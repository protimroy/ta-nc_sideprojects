==> flow/design.v <==
module cheat(
  input clk,
  input [7:0] SNES_PA,
  input [23:0] SNES_ADDR,
  input [7:0] SNES_DATA,
  input SNES_wr_strobe,
  input SNES_rd_strobe,
  input SNES_reset_strobe,
  input snescmd_enable,
  input nmicmd_enable,
  input return_vector_enable,
  input branch1_enable,
  input branch2_enable,
  input branch3_enable,
  input pad_latch,
  input snes_ajr,
  input SNES_cycle_start,
  input [2:0] pgm_idx,
  input pgm_we,
  input [31:0] pgm_in,
  output [7:0] data_out,
  output cheat_hit,
  output snescmd_unlock
);
wire snescmd_wr_strobe = snescmd_enable & SNES_wr_strobe;
reg cheat_enable = 0;
reg nmi_enable = 0;
reg irq_enable = 0;
reg holdoff_enable = 0;  
reg buttons_enable = 0;
reg wram_present = 0;
wire branch_wram = cheat_enable & wram_present;
reg auto_nmi_enable = 1;
reg auto_irq_enable = 0;
reg auto_nmi_enable_sync = 0;
reg auto_irq_enable_sync = 0;
reg hook_enable_sync = 0;
reg [1:0] sync_delay = 2'b10;
reg [4:0] nmi_usage = 5'h00;
reg [4:0] irq_usage = 5'h00;
reg [20:0] usage_count = 21'h1fffff;
reg [29:0] hook_enable_count = 0;
reg hook_disable = 0;
reg [1:0] vector_unlock_r = 0;
wire vector_unlock = |vector_unlock_r;
reg [1:0] reset_unlock_r = 2'b10;
wire reset_unlock = |reset_unlock_r;
reg [23:0] cheat_addr[5:0];
reg [7:0] cheat_data[5:0];
reg [5:0] cheat_enable_mask;
reg snescmd_unlock_r = 0;
assign snescmd_unlock = snescmd_unlock_r;
reg [7:0] nmicmd = 0;
reg [7:0] return_vector = 8'hea;
reg [7:0] branch1_offset = 8'h00;
reg [7:0] branch2_offset = 8'h00;
reg [7:0] branch3_offset = 8'h04;
reg [15:0] pad_data = 0;
wire [5:0] cheat_match_bits ={(cheat_enable_mask[5] & (SNES_ADDR == cheat_addr[5])),
                              (cheat_enable_mask[4] & (SNES_ADDR == cheat_addr[4])),
                              (cheat_enable_mask[3] & (SNES_ADDR == cheat_addr[3])),
                              (cheat_enable_mask[2] & (SNES_ADDR == cheat_addr[2])),
                              (cheat_enable_mask[1] & (SNES_ADDR == cheat_addr[1])),
                              (cheat_enable_mask[0] & (SNES_ADDR == cheat_addr[0]))};
wire cheat_addr_match = |cheat_match_bits;
wire [1:0] nmi_match_bits = {SNES_ADDR == 24'h00FFEA, SNES_ADDR == 24'h00FFEB};
wire [1:0] irq_match_bits = {SNES_ADDR == 24'h00FFEE, SNES_ADDR == 24'h00FFEF};
wire [1:0] rst_match_bits = {SNES_ADDR == 24'h00FFFC, SNES_ADDR == 24'h00FFFD};
wire nmi_addr_match = |nmi_match_bits;
wire irq_addr_match = |irq_match_bits;
wire rst_addr_match = |rst_match_bits;
wire hook_enable = ~|hook_enable_count;
assign data_out = cheat_match_bits[0] ? cheat_data[0]
                : cheat_match_bits[1] ? cheat_data[1]
                : cheat_match_bits[2] ? cheat_data[2]
                : cheat_match_bits[3] ? cheat_data[3]
                : cheat_match_bits[4] ? cheat_data[4]
                : cheat_match_bits[5] ? cheat_data[5]
                : nmi_match_bits[1] ? 8'h10
                : irq_match_bits[1] ? 8'h10
                : rst_match_bits[1] ? 8'h7D
                : nmicmd_enable ? nmicmd
                : return_vector_enable ? return_vector
                : branch1_enable ? branch1_offset
                : branch2_enable ? branch2_offset
                : branch3_enable ? branch3_offset
                : 8'h2a;
assign cheat_hit = (snescmd_unlock & hook_enable_sync & (nmicmd_enable | return_vector_enable | branch1_enable | branch2_enable | branch3_enable))
                   | (reset_unlock & rst_addr_match)
                   | (cheat_enable & cheat_addr_match)
                   | (hook_enable_sync & (((auto_nmi_enable_sync & nmi_enable) & nmi_addr_match & vector_unlock)
                                           |((auto_irq_enable_sync & irq_enable) & irq_addr_match & vector_unlock)));
reg [7:0] next_pa_addr = 0;
reg [2:0] cpu_push_cnt = 0;
always @(posedge clk) begin
  if(SNES_reset_strobe) begin
    cpu_push_cnt <= 0;
  end else if(SNES_wr_strobe) begin
    cpu_push_cnt <= cpu_push_cnt + 1;
    if(cpu_push_cnt == 3'b0) begin
      next_pa_addr <= SNES_PA - 1;
    end else begin
      if(SNES_PA == next_pa_addr) begin
         next_pa_addr <= next_pa_addr - 1;
      end else begin
        cpu_push_cnt <= 3'b0;
      end
    end
  end else if(SNES_rd_strobe) begin
    cpu_push_cnt <= 3'b0;
  end
end
always @(posedge clk) begin
  if(SNES_reset_strobe) begin
    vector_unlock_r <= 2'b00;
  end else if(SNES_rd_strobe) begin
    if(hook_enable_sync
      & ((auto_nmi_enable_sync & nmi_enable & nmi_match_bits[1])
        |(auto_irq_enable_sync & irq_enable & irq_match_bits[1]))
      & cpu_push_cnt == 4) begin
      vector_unlock_r <= 2'b11;
    end else if(|vector_unlock_r) begin
      vector_unlock_r <= vector_unlock_r - 1;
    end
  end
end
always @(posedge clk) begin
  if(SNES_reset_strobe) begin
    reset_unlock_r <= 2'b11;
  end else if(SNES_cycle_start) begin
    if(rst_addr_match & |reset_unlock_r) begin
      reset_unlock_r <= reset_unlock_r - 1;
    end
  end
end
reg snescmd_unlock_disable_strobe = 1'b0;
reg [6:0] snescmd_unlock_disable_countdown = 0;
reg snescmd_unlock_disable = 0;
always @(posedge clk) begin
  if(SNES_reset_strobe) begin
    snescmd_unlock_r <= 0;
    snescmd_unlock_disable <= 0;
  end else begin
    if(SNES_rd_strobe) begin
      if(hook_enable_sync
        & ((auto_nmi_enable_sync & nmi_enable & nmi_match_bits[1])
          |(auto_irq_enable_sync & irq_enable & irq_match_bits[1]))
        & cpu_push_cnt == 4) begin
        return_vector <= SNES_ADDR[7:0];
        snescmd_unlock_r <= 1;
      end
      if(rst_match_bits[1] & |reset_unlock_r) begin
        snescmd_unlock_r <= 1;
      end
    end
    if(SNES_cycle_start) begin
      if(snescmd_unlock_disable) begin
        if(|snescmd_unlock_disable_countdown) begin
          snescmd_unlock_disable_countdown <= snescmd_unlock_disable_countdown - 1;
        end else if(snescmd_unlock_disable_countdown == 0) begin
          snescmd_unlock_r <= 0;
          snescmd_unlock_disable <= 0;
        end
      end
    end
    if(snescmd_unlock_disable_strobe) begin
      snescmd_unlock_disable_countdown <= 7'd6;
      snescmd_unlock_disable <= 1;
    end
  end
end
always @(posedge clk) usage_count <= usage_count - 1;
always @(posedge clk) begin
  if(usage_count == 21'b0) begin
    nmi_usage <= SNES_cycle_start & nmi_match_bits[1];
    irq_usage <= SNES_cycle_start & irq_match_bits[1];
    if(|nmi_usage & |irq_usage) begin
      auto_nmi_enable <= 1'b1;
      auto_irq_enable <= 1'b0;
    end else if(irq_usage == 5'b0) begin
      auto_nmi_enable <= 1'b1;
      auto_irq_enable <= 1'b0;
    end else if(nmi_usage == 5'b0) begin
      auto_nmi_enable <= 1'b0;
      auto_irq_enable <= 1'b1;
    end
  end else begin
    if(SNES_cycle_start & nmi_match_bits[0]) nmi_usage <= nmi_usage + 1;
    if(SNES_cycle_start & irq_match_bits[0]) irq_usage <= irq_usage + 1;
  end
end
always @(posedge clk) begin
  if(SNES_cycle_start) begin
    if(nmi_addr_match | irq_addr_match) sync_delay <= 2'b10;
    else begin
      if (|sync_delay) sync_delay <= sync_delay - 1;
      if (sync_delay == 2'b00) begin
        auto_nmi_enable_sync <= auto_nmi_enable;
        auto_irq_enable_sync <= auto_irq_enable;
        hook_enable_sync <= hook_enable;
      end
    end
  end
end
always @(posedge clk) begin
  if((snescmd_unlock & snescmd_wr_strobe & ~|SNES_ADDR[8:0] & (SNES_DATA == 8'h85))
     | (holdoff_enable & SNES_reset_strobe)) begin
    hook_enable_count <= 30'd960000000;
  end else if (|hook_enable_count) begin
    hook_enable_count <= hook_enable_count - 1;
  end
end
always @(posedge clk) begin
  if(SNES_reset_strobe) begin
    snescmd_unlock_disable_strobe <= 1'b0;
  end else begin
    snescmd_unlock_disable_strobe <= 1'b0;
    if(snescmd_unlock & snescmd_wr_strobe) begin
      if(~|SNES_ADDR[8:0]) begin
        case(SNES_DATA)
          8'h82: cheat_enable <= 1;
          8'h83: cheat_enable <= 0;
          8'h84: {nmi_enable, irq_enable} <= 2'b00;
        endcase
      end else if(SNES_ADDR[8:0] == 9'h1fd) begin
        snescmd_unlock_disable_strobe <= 1'b1;
      end
    end else if(pgm_we) begin
      if(pgm_idx < 6) begin
        cheat_addr[pgm_idx] <= pgm_in[31:8];
        cheat_data[pgm_idx] <= pgm_in[7:0];
      end else if(pgm_idx == 6) begin  
        cheat_enable_mask <= pgm_in[5:0];
      end else if(pgm_idx == 7) begin  
        {wram_present, buttons_enable, holdoff_enable, irq_enable, nmi_enable, cheat_enable}
         <= ({wram_present, buttons_enable, holdoff_enable, irq_enable, nmi_enable, cheat_enable}
          & ~pgm_in[13:8])
          | pgm_in[5:0];
      end
    end
  end
end
always @(posedge clk) begin
  if(snescmd_wr_strobe) begin
    if(SNES_ADDR[8:0] == 9'h1f0) begin
      pad_data[7:0] <= SNES_DATA;
    end else if(SNES_ADDR[8:0] == 9'h1f1) begin
      pad_data[15:8] <= SNES_DATA;
    end
  end
end
always @* begin
  case(pad_data)
    16'h3030: nmicmd = 8'h80;
    16'h2070: nmicmd = 8'h81;
    16'h10b0: nmicmd = 8'h82;
    16'h9030: nmicmd = 8'h83;
    16'h5030: nmicmd = 8'h84;
    16'h1070: nmicmd = 8'h85;
    default: nmicmd = 8'h00;
  endcase
end
always @* begin
  if(buttons_enable) begin
    if(snes_ajr) begin
      if(nmicmd) begin
        branch1_offset = 8'h30;    
      end else begin
        if(branch_wram) begin
          branch1_offset = 8'h3a;  
        end else begin
          branch1_offset = 8'h43;  
        end
      end
    end else begin
      if(pad_latch) begin
        if(branch_wram) begin
          branch1_offset = 8'h3a;  
        end else begin
          branch1_offset = 8'h43;  
        end
      end else begin
        branch1_offset = 8'h00;    
      end
    end
  end else begin
    if(branch_wram) begin
      branch1_offset = 8'h3a;      
    end else begin
      branch1_offset = 8'h43;      
    end
  end
end
always @* begin
  if(nmicmd == 8'h81) begin
    branch2_offset = 8'h14;        
  end else if(branch_wram) begin
    branch2_offset = 8'h00;        
  end else begin
    branch2_offset = 8'h09;        
  end
end
endmodule
## Reports on cheat

Tool output for the design above, in the order of the flow.
Lines are those of the file above, counted from 1.
Cell names lack the library's common part.
A cell with - has no value.

| set-up | value |
|---|---|
| design top | cheat |
| clock input | clk |
| standard-cell library | sky130hd |
| library corner | tt_025C_1v80 |

## After elaboration

Counts by Yosys on the flattened word-level netlist (proc, flatten, opt, wreduce; memories kept). Register bits leave out memories and registers merged into their read ports (data or address). Print and check cells are left out. Cells with the same type and inputs are merged into one.
Memory sizes are those after Yosys's memory passes, which may raise the word count (mostly to a power of two), join words into wider ones and drop unused or constant bits.

| operators by class | value |
|---|---|
| add/subtract/negate cells | 11 |
| $lt $le $gt $ge | 1 |
| equality and inequality tests | 35 |
| multiplexer cells | 88 |
| bitwise gates (word level) | 54 |
| reductions and logical operators | 49 |

Operator list:

| cell | count |
|---|---|
| two-way mux 8 bit | 22 |
| == test 24 x 16 -> 1 bit with constant B | 6 |
| == test 24 bit | 6 |
| two-way mux 24 bit | 4 |
| case mux 8 bit (select 6 bit) | 1 |
| == test 8 bit with constant B | 5 |
| two-way mux 1 bit | 37 |
| two-way mux 7 bit | 5 |
| AND 1 bit | 33 |
| == test 16 x 13 -> 1 bit with constant B | 2 |
| == test 16 x 14 -> 1 bit with constant B | 2 |
| subtractor 30 x 1 -> 30 bit with constant B | 1 |
| OR reduction 30 bit | 1 |
| == test 9 bit with constant B | 3 |
| two-way mux 5 bit | 5 |
| two-way mux 3 bit | 8 |
| nonzero test 2 bit | 11 |
| subtractor 21 x 1 -> 21 bit with constant B | 1 |
| zero test 21 bit | 1 |
| == test 16 x 15 -> 1 bit with constant B | 1 |
| == test 16 bit with constant B | 1 |
| subtractor 8 x 1 -> 8 bit with constant B | 2 |
| OR reduction 2 bit | 7 |
| AND reduction 7 bit | 2 |
| AND reduction 3 bit | 4 |
| bitwise OR 1 bit | 11 |
| AND reduction 2 bit | 5 |
| adder 5 x 1 -> 5 bit with constant B | 2 |

Other operator kinds: 32; their cells: 49.

| storage and ports | value |
|---|---|
| flip-flop bits (word level) | 129 |
| bits in writable memories | 256 |
| memory cells | 2 |
| input bits | 89 |
| output and inout bits | 10 |

Memory list:

| name | depth | width | line | text |
|---|---|---|---|---|
| cheat_addr | 8 | 24 | 48 | `reg [23:0] cheat_addr[5:0];` |
| cheat_data | 8 | 8 | 49 | `reg [7:0] cheat_data[5:0];` |

## Depth

Yosys ltp: most cells in a row. Word level: on the elaborated netlist, between registers, memories and ports. Mapped: between sequential cells and ports; inverters and the memories' decode and read muxes count.

| logic depth | value |
|---|---|
| word-level depth | 18 |
| ABC_AREA | 0 |
| gate-level depth with buffers | 10 |
| mapped depth without buffers | 8 |

## Mapped cells and area

The flow's flattened synthesis, as Yosys stat reports it; memories are mapped. The netlist is that of the ABC_AREA named above (0 if unset); the other value can give another one.

Cell types:

| type | count | total area (sq um) |
|---|---|---|
| edfxtp_1 | 260 | 7.81E+03 |
| dfxtp_1 | 61 | 1.22E+03 |
| xnor2_1 | 124 | 1.09E+03 |
| xor2_1 | 87 | 761.981 |
| nor2_1 | 87 | 326.563 |
| nor4_1 | 42 | 262.752 |
| nand4_1 | 40 | 250.24 |
| nor3_1 | 47 | 235.226 |
| nand2_1 | 60 | 225.216 |
| inv_1 | 47 | 176.419 |
| ha_1 | 14 | 175.168 |
| nand3_1 | 33 | 165.158 |
| o21ai_0 | 31 | 155.149 |
| a21oi_1 | 22 | 110.106 |
| mux2i_1 | 11 | 110.106 |
| clkbuf_1 | 29 | 108.854 |
| nand2b_1 | 15 | 93.84 |
| or3_1 | 12 | 75.072 |

Other cell types: 56; their cells: 157.

| mapped netlist | value |
|---|---|
| standard cells after synthesis | 1179 |
| synthesis area | 14627.8 sq um |
| flip-flops | 321 |

## Worst setup path after synthesis

OpenSTA on the mapped netlist: ideal clock, no wires. The path of least setup slack (recovery checks aside). Input and output delay are each 20% of the period. Register names are those of the netlist, which keeps one name where synthesis merged equal registers.

| timing post-synthesis | value |
|---|---|
| kind | input port to flip-flop |
| start point | in snescmd_enable |
| end point | mem cheat_addr[0][0] |
| period | 5.39 ns |
| arrival | 4.282 ns |
| required time | 4.929 ns |
| setup slack | 0.647 ns |
| delay of the path | 3.665 ns |
| driving pins on the path | 4 |
| synthesis period reached | 4.743 ns |

"delay of the path" = arrival - input delay + setup time.
"driving pins on the path" counts driving pins, that of a launching flip-flop among them; a cell with two outputs on the path counts twice.
"synthesis period reached" = period - worst setup slack (recovery checks aside). The figure is calculated, with input and output delays left at 20% of the set period.
The rows between start and end are the longest chain of elaborated cells between them; the timing report does not say that the signal goes this way. Where chains are equally long, one stands for them.
Each line given opens the expression or statement behind the cell; cells for indexed reads and writes are added by Yosys, which also makes memories of some case tables.
Only ways into the end's enable, where the timed path ends, are counted here.

| on the way, post-synthesis | value |
|---|---|
| cell sequence | and3_1 buf_1 or4b_2 nor3_1 |
| cells in the longest elaborated chain | 4 |
| elaborated cells on any way between the ends | 6 |
| those cells by class | mux (4); logic (2) |

Ends and longest elaborated chain, post-synthesis:

| what | line | text |
|---|---|---|
| from (decl) | 9 | `input snescmd_enable,` |
| AND 1 bit | 25 | `wire snescmd_wr_strobe = snescmd_enable & SNES_wr_strobe;` |
| AND 1 bit | 218 | `if(snescmd_unlock & snescmd_wr_strobe) begin` |
| two-way mux 3 bit | 218 |  |
| two-way mux 3 bit | 214 | `if(SNES_reset_strobe) begin` |
| to (decl) | 48 | `reg [23:0] cheat_addr[5:0];` |

## Worst path after layout

From the final timing report of run A: the path of least setup slack in the routed layout; clock arrival at registers is part of the times.

| timing after layout | value |
|---|---|
| kind | input port to output port |
| start point | in SNES_ADDR[18] |
| end point | out data_out[5] |
| period | 5.34 ns |
| external output delay | 1.07 ns |
| arrival | 4.20 ns |
| required time | 4.27 ns |
| setup slack | 0.08 ns |
| driving pins on the path | 11 |

The rows between start and end are the longest chain of elaborated cells between them; the timing report does not say that the signal goes this way. Where chains are equally long, one stands for them.

| on the way, after layout | value |
|---|---|
| cell sequence | clkdlybuf4s50_1 or4_4 or4_4 buf_4 nor3_4 a21o_2 buf_4 a21o_1 a211oi_1 o31a_1 clkdlybuf4s50_1 |
| cells in the longest elaborated chain | 10 |
| elaborated cells on any way between the ends | 24 |
| source lines of those cells | 18 |
| those cells by class | eq/ne (9); mux (9); logic (6) |

Ends and longest elaborated chain, after layout:

| what | line | text |
|---|---|---|
| from (decl) | 4 | `input [23:0] SNES_ADDR,` |
| == test 24 x 16 -> 1 bit | 68 | `wire [1:0] rst_match_bits = {SNES_ADDR == 24'h00FFFC, SNES_ADDR == 24'h00FFFD};` |
| two-way mux 8 bit | 81 | `: rst_match_bits[1] ? 8'h7D` |
| two-way mux 8 bit | 80 | `: irq_match_bits[1] ? 8'h10` |
| two-way mux 8 bit | 79 | `: nmi_match_bits[1] ? 8'h10` |
| two-way mux 8 bit | 78 | `: cheat_match_bits[5] ? cheat_data[5]` |
| two-way mux 8 bit | 77 | `: cheat_match_bits[4] ? cheat_data[4]` |
| two-way mux 8 bit | 76 | `: cheat_match_bits[3] ? cheat_data[3]` |
| two-way mux 8 bit | 75 | `: cheat_match_bits[2] ? cheat_data[2]` |
| two-way mux 8 bit | 74 | `: cheat_match_bits[1] ? cheat_data[1]` |
| two-way mux 8 bit | 73 | `assign data_out = cheat_match_bits[0] ? cheat_data[0]` |
| to (decl) | 21 | `output [7:0] data_out,` |

Memo
Re: implementation data of cheat

Top module cheat; platform sky130hd; tools Yosys and OpenROAD; 2 stored runs in no particular order. Input and output delays are each 20% of the period that was set; the output load is 0.01 pF.
By "clock period reached" is meant the clock period of the run minus its worst setup slack. This is arithmetic on one report: input and output delays are still those of the set period (20% each).
"total design power" is the tool's figure for a default switching activity; nothing was simulated.
Among the settings, n/a means not set for that run.
Among the results, n/a means that no value is shown for the run.

| name | run A | run B |
|---|---|---|
| period_ns | 5.34 | 5.58 |
| CORE_UTILIZATION | 39 | 58 |
| CAP_MARGIN | 20 | 25 |
| CORE_MARGIN | 2 | 2 |
| SLEW_MARGIN | 20 | 25 |
| PLACE_DENSITY_LB_ADDON | n/a | 0.28 |
| CORE_ASPECT_RATIO | n/a | 0.55 |
| CELL_PAD_IN_SITES_GLOBAL_PLACEMENT | n/a | 3 |
| CELL_PAD_IN_SITES_DETAIL_PLACEMENT | n/a | 2 |
| ABC_AREA | n/a | 0 |
| GPL_TIMING_DRIVEN | n/a | 1 |
| CTS_CLUSTER_SIZE | n/a | 33 |
| MAX_ROUTING_LAYER | n/a | met5 |
| standard-cell area after layout (sq um) | 18074.8 | n/a |
| clock period reached (ns) | 5.264 | n/a |
| total design power (µW) | 5963 | n/a |
| Yosys chip area after synthesis (sq um) | 14627.8 | n/a |
| die size (sq um) | 39071.5 | n/a |
| worst setup slack after layout (ns) | 0.076 | n/a |
| total negative slack (ns) | 0.000 | n/a |

Run B: not finished: placement ended with error FLW-0024
