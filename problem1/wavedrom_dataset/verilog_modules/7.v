==> flow/design.v <==
module cpu_id(rst, clk, cpu_stall, if_pc, if_inst, wb_rfw,
		wb_rf_waddr, wb_rf_wdata, p_rfa, p_rfb, p_se, 
		p_shamt, p_func, p_rf_waddr, p_c_rfw, p_c_wbsource,
		p_c_drw, p_c_alucontrol, p_c_j, p_c_b, p_c_jjr,
		p_jaddr, p_pc, p_c_rfbse, p_rs, p_rt, c_stall, int_flush);
	input 		rst, clk, cpu_stall;
	input	[31:0]	if_pc;
	input	[31:0]	if_inst;
	input 		wb_rfw;
	input   [4:0]	wb_rf_waddr;
	input   [31:0]  wb_rf_wdata;
	input		int_flush;
	output reg [31:0] p_rfa;
	output reg [31:0] p_rfb;
	output reg [31:0] p_se;
	output reg [4:0]  p_shamt;
	output reg [5:0]  p_func;
	output reg [4:0]  p_rf_waddr;
	output reg 	  p_c_rfw;
	output reg [1:0]  p_c_wbsource;
	output reg [1:0]  p_c_drw;
	output reg [5:0]  p_c_alucontrol;
	output reg 	  p_c_j;
	output reg	  p_c_b;
	output reg 	  p_c_jjr;
	output reg [25:0] p_jaddr;
	output reg [31:0] p_pc;
	output reg	  p_c_rfbse;
	output reg [4:0]  p_rs;
	output reg [4:0]  p_rt;
	output		  c_stall;
	reg [31:0] rf [31:1];
	wire [5:0] opcode = if_inst[31:26];
	wire [4:0] rf_rs = if_inst[25:21];
	wire [4:0] rf_rt = if_inst[20:16];
	wire [4:0] rf_rd = if_inst[15:11];
	wire [15:0] imm = if_inst[15:0];
	wire [4:0] shamt = if_inst[10:6];
	wire [5:0] func = if_inst[5:0];
	wire [25:0] jaddr = if_inst[25:0];
	wire [31:0] rfa = rf_rs == 0 ? 0 : rf[rf_rs];
	wire [31:0] rfb = rf_rt == 0 ? 0 : rf[rf_rt];
	wire stall = (p_c_rfw & (p_c_alucontrol == 6'h23) & ((p_rt == rf_rs) | (p_rt == rf_rt)) & (p_rt != 0) & (opcode != 6'h2b));
	assign c_stall = stall;
	wire c_rfw = ( 
		opcode != 6'h04 && 
		opcode != 6'h05 && 
		opcode != 6'h2b && 
		opcode != 6'h02 && 
		!stall);  
	wire [1:0] c_wbsource = 
		(opcode == 6'h23) ? 2'h1 :
		(opcode == 6'h03) ? 2'h2 :
		(opcode == 6'h00 && func == 6'h09) ? 2'h2 : 0; 
	wire [1:0] c_drw = (opcode == 6'h2b && !stall) ? 2'b01 : 
			   (opcode == 6'h23 && !stall) ? 2'b10 : 2'b00;	 
	wire [5:0] c_alucontrol = opcode;
	wire c_se = (opcode == 6'h0c || opcode == 6'h0d) ? 0 : 1;
	wire c_rfbse = (opcode == 6'h00 || opcode == 6'h04 || opcode == 6'h05) ? 0 : 1;
	wire c_jjr = 
		opcode == 6'h02 ? 0 :
		opcode == 6'h03 ? 0 : 1;
	wire [1:0] c_rd_rt_31 = 
		(opcode == 6'h03) ? 2'b10 :  
		(opcode == 6'h00) ? 2'b00 : 2'b01;
	wire [31:0] signext_imm = {{16{imm[15]}},imm};
        wire [31:0] zeroext_imm = {{16{1'b0}},imm};
	wire [31:0] se = c_se ? signext_imm : zeroext_imm;
	wire [4:0] rd_rt_31 = 
		(c_rd_rt_31 == 2'b00) ? rf_rd :
		(c_rd_rt_31 == 2'b01) ? rf_rt :
		(c_rd_rt_31 == 2'b10) ? 5'b11111 : rf_rd;
	wire c_j = 
		((opcode == 6'h02) || 
		(opcode == 6'h03) || 
		(opcode == 6'h00 && func == 6'h08) || 
		(opcode == 6'h00 && func == 6'h09)) && !stall;
	wire c_b = ((opcode == 6'h04) || (opcode == 6'h05)) && !stall;
	always @(posedge clk) begin
		if (!cpu_stall) begin
		if (rst || int_flush) begin		
			p_rfa <= 0;
			p_rfb <= 0;
			p_shamt <= 0;
			p_func <= 0;
			p_rf_waddr <= 0;
			p_c_rfw <= 0;
			p_c_wbsource <= 0;
			p_c_drw <= 0;
			p_c_alucontrol <= 0;
			p_c_j <= 0;
			p_c_b <= 0;
			p_c_jjr <= 0;
			p_jaddr <= 0;
			p_pc <= 0;
			p_c_rfbse <= 0;
			p_rs <= 0;
			p_rt <= 0;
			p_se <= 0;
		end else begin
			p_rfa <= rfa;
			p_rfb <= rfb;
			p_shamt <= shamt;
			p_func <= func;
			p_rf_waddr <= rd_rt_31;
			p_c_rfw <= c_rfw;
			p_c_wbsource <= c_wbsource;
			p_c_drw <= c_drw;
			p_c_alucontrol <= c_alucontrol;
			p_c_j <= c_j;
			p_c_b <= c_b;
			p_c_jjr <= c_jjr;
			p_jaddr <= jaddr;
			p_pc <= if_pc;
			p_c_rfbse <= c_rfbse;
			p_rs <= rf_rs;
			p_rt <= rf_rt;
			p_se <= se;
		end
		end
	end
	always @(negedge clk) begin
		if (wb_rfw && wb_rf_waddr != 5'd0) begin
			rf[wb_rf_waddr] <= wb_rf_wdata;
		end
	end
endmodule
Step by step through the tools: cpu_id
Tool output for the design above, in the order of the flow.
Line numbers count from 1 in the design file above.
Library cell names are shortened.
A cell with - has no value.
- design top: cpu_id
- clock input: clk
- cell library: sky130hd
- corner: tt_025C_1v80

Word level
Yosys after proc, flatten, opt, wreduce and memory -nomap, before mapping. Enables and synchronous resets that opt folds into registers are not counted as muxes. Print and check cells are not counted.
Yosys's memory passes give these memory sizes; they may raise the number of words (mostly to a power of two), join words into wider ones and drop unused or constant bits.
- noted input port bits: 106
- noted memories: 1
- output and inout bits at 196
- flip-flop bits (word level): 116
- noted clocked read ports x word width: 64
- RAM bits at 992
- memory list (memory ; depth ; bits a word ; rd ports ; write ports ; line ; text):
    rf ; 31 ; 32 ; 2 ; 1 ; 32 ; reg [31:0] rf [31:1];
- mux-type cells at 16
- noted equality and inequality tests: 19
- reduce/logical cells: 34
- noted bitwise operators: 6
- operator list (cell ; count):
    two-way mux 32 bit ; 1
    == test 6 x 4 -> 1 bit (second input constant) ; 4
    two-way mux 5 bit ; 4
    == test 6 bit (second input constant) ; 3
    OR reduction 2 bit ; 6
    == test 6 x 2 -> 1 bit (second input constant) ; 2
    == test 6 x 3 -> 1 bit (second input constant) ; 2
    != test 6 x 3 -> 1 bit (second input constant) ; 2
    logical AND 1 bit ; 11
    == test 5 bit ; 2
    zero test 5 bit ; 2
    nonzero test 5 bit ; 2
    logical OR 1 bit ; 8
    two-way mux 2 bit ; 4
    two-way mux 1 bit ; 7
    != test 6 x 2 -> 1 bit (second input constant) ; 1
    != test 6 bit (second input constant) ; 1
    zero test 6 bit ; 1
    bitwise AND 1 bit ; 4
    zero test 1 bit ; 3
    == test 2 x 1 -> 1 bit (second input constant) ; 1
    == test 2 bit (second input constant) ; 1
    zero test 2 bit ; 1
    OR 1 bit ; 1
    NOT 1 bit ; 1

Depth
Longest topological path by Yosys (ltp), each cell counted once; first at word level (registers and memories cut), then after technology mapping (sequential cells cut; the memories' decode and read muxes count).
- noted depth in word-level cells: 9
- noted ABC_AREA: 0
- mapped depth at 8
- mapped depth without buffers: 5

After synthesis
Yosys stat after the flow's synthesis: flattened, memories mapped to cells. It holds for the ABC_AREA given above (unset counts as 0); a run with the other value may have another netlist.
- cell count at 3042
- cell area after synthesis: 52103.7 sq um
- flip-flop cells at 1135
- buffers: 290
- cell types (type ; count ; total area (sq um)):
    edfxtp_1 ; 1135 ; 3.41E+04
    mux4_2 ; 288 ; 6.49E+03
    mux2i_1 ; 273 ; 2.73E+03
    mux2_2 ; 128 ; 1.44E+03
    buf_4 ; 83 ; 623.098
    a22oi_1 ; 72 ; 540.518
    nand2_1 ; 142 ; 533.011
    a21oi_1 ; 103 ; 515.494
    o22ai_1 ; 73 ; 456.688
    clkbuf_1 ; 104 ; 390.374
    and2_1 ; 58 ; 362.848
    buf_6 ; 30 ; 337.824
    a221oi_1 ; 38 ; 332.819
    buf_2 ; 66 ; 330.317
    nor2_1 ; 78 ; 292.781
    nor3_1 ; 54 ; 270.259
    a311oi_1 ; 25 ; 218.96
    a211oi_1 ; 26 ; 195.187
Not listed: further types 35, cells in them 266.

# Flow runs of cpu_id

Module cpu_id, platform sky130hd: 2 stored runs of the flow (Yosys, OpenROAD) with differing settings, in no particular order. Input and output delays are each 20% of the period that was set; the output load is 0.01 pF.
"power consumption": no workload was simulated; the value follows from the tool's default switching activity.

Flow run A
Settings were period_ns = 21.7; CORE_UTILIZATION = 52; SETUP_SLACK_MARGIN = 2.33; PLACE_DENSITY_LB_ADDON = 0.12; CORE_MARGIN = 2; ABC_AREA = 0; GPL_ROUTABILITY_DRIVEN = 1; CTS_CLUSTER_SIZE = 82; MAX_ROUTING_LAYER = met5; CAP_MARGIN = 20; SLEW_MARGIN = 20
- final design utilization: 64.4%
- worst setup slack after layout: 4.246 ns
- noted the area inside the die boundary: 102746.0 sq um
- standard-cell area after layout at 64222.8 sq um
- power consumption: 5940 uW
- noted the Yosys chip area after synthesis: 52103.7 sq um

Flow run B
Settings were period_ns = 14.6; CORE_UTILIZATION = 46; SETUP_SLACK_MARGIN = 2.49; PLACE_DENSITY = 0.68; CORE_ASPECT_RATIO = 0.67; CORE_MARGIN = 5; CELL_PAD_IN_SITES_GLOBAL_PLACEMENT = 3; GPL_TIMING_DRIVEN = 0; GPL_ROUTABILITY_DRIVEN = 0; SLEW_MARGIN = 15; CAP_MARGIN = 20
- final design utilization: 59.0%
- worst setup slack after layout: 2.557 ns
- noted the area inside the die boundary: 120234.0 sq um
- standard-cell area after layout at 66567.6 sq um
- power consumption: 8685 uW
- noted the Yosys chip area after synthesis: 52103.7 sq um
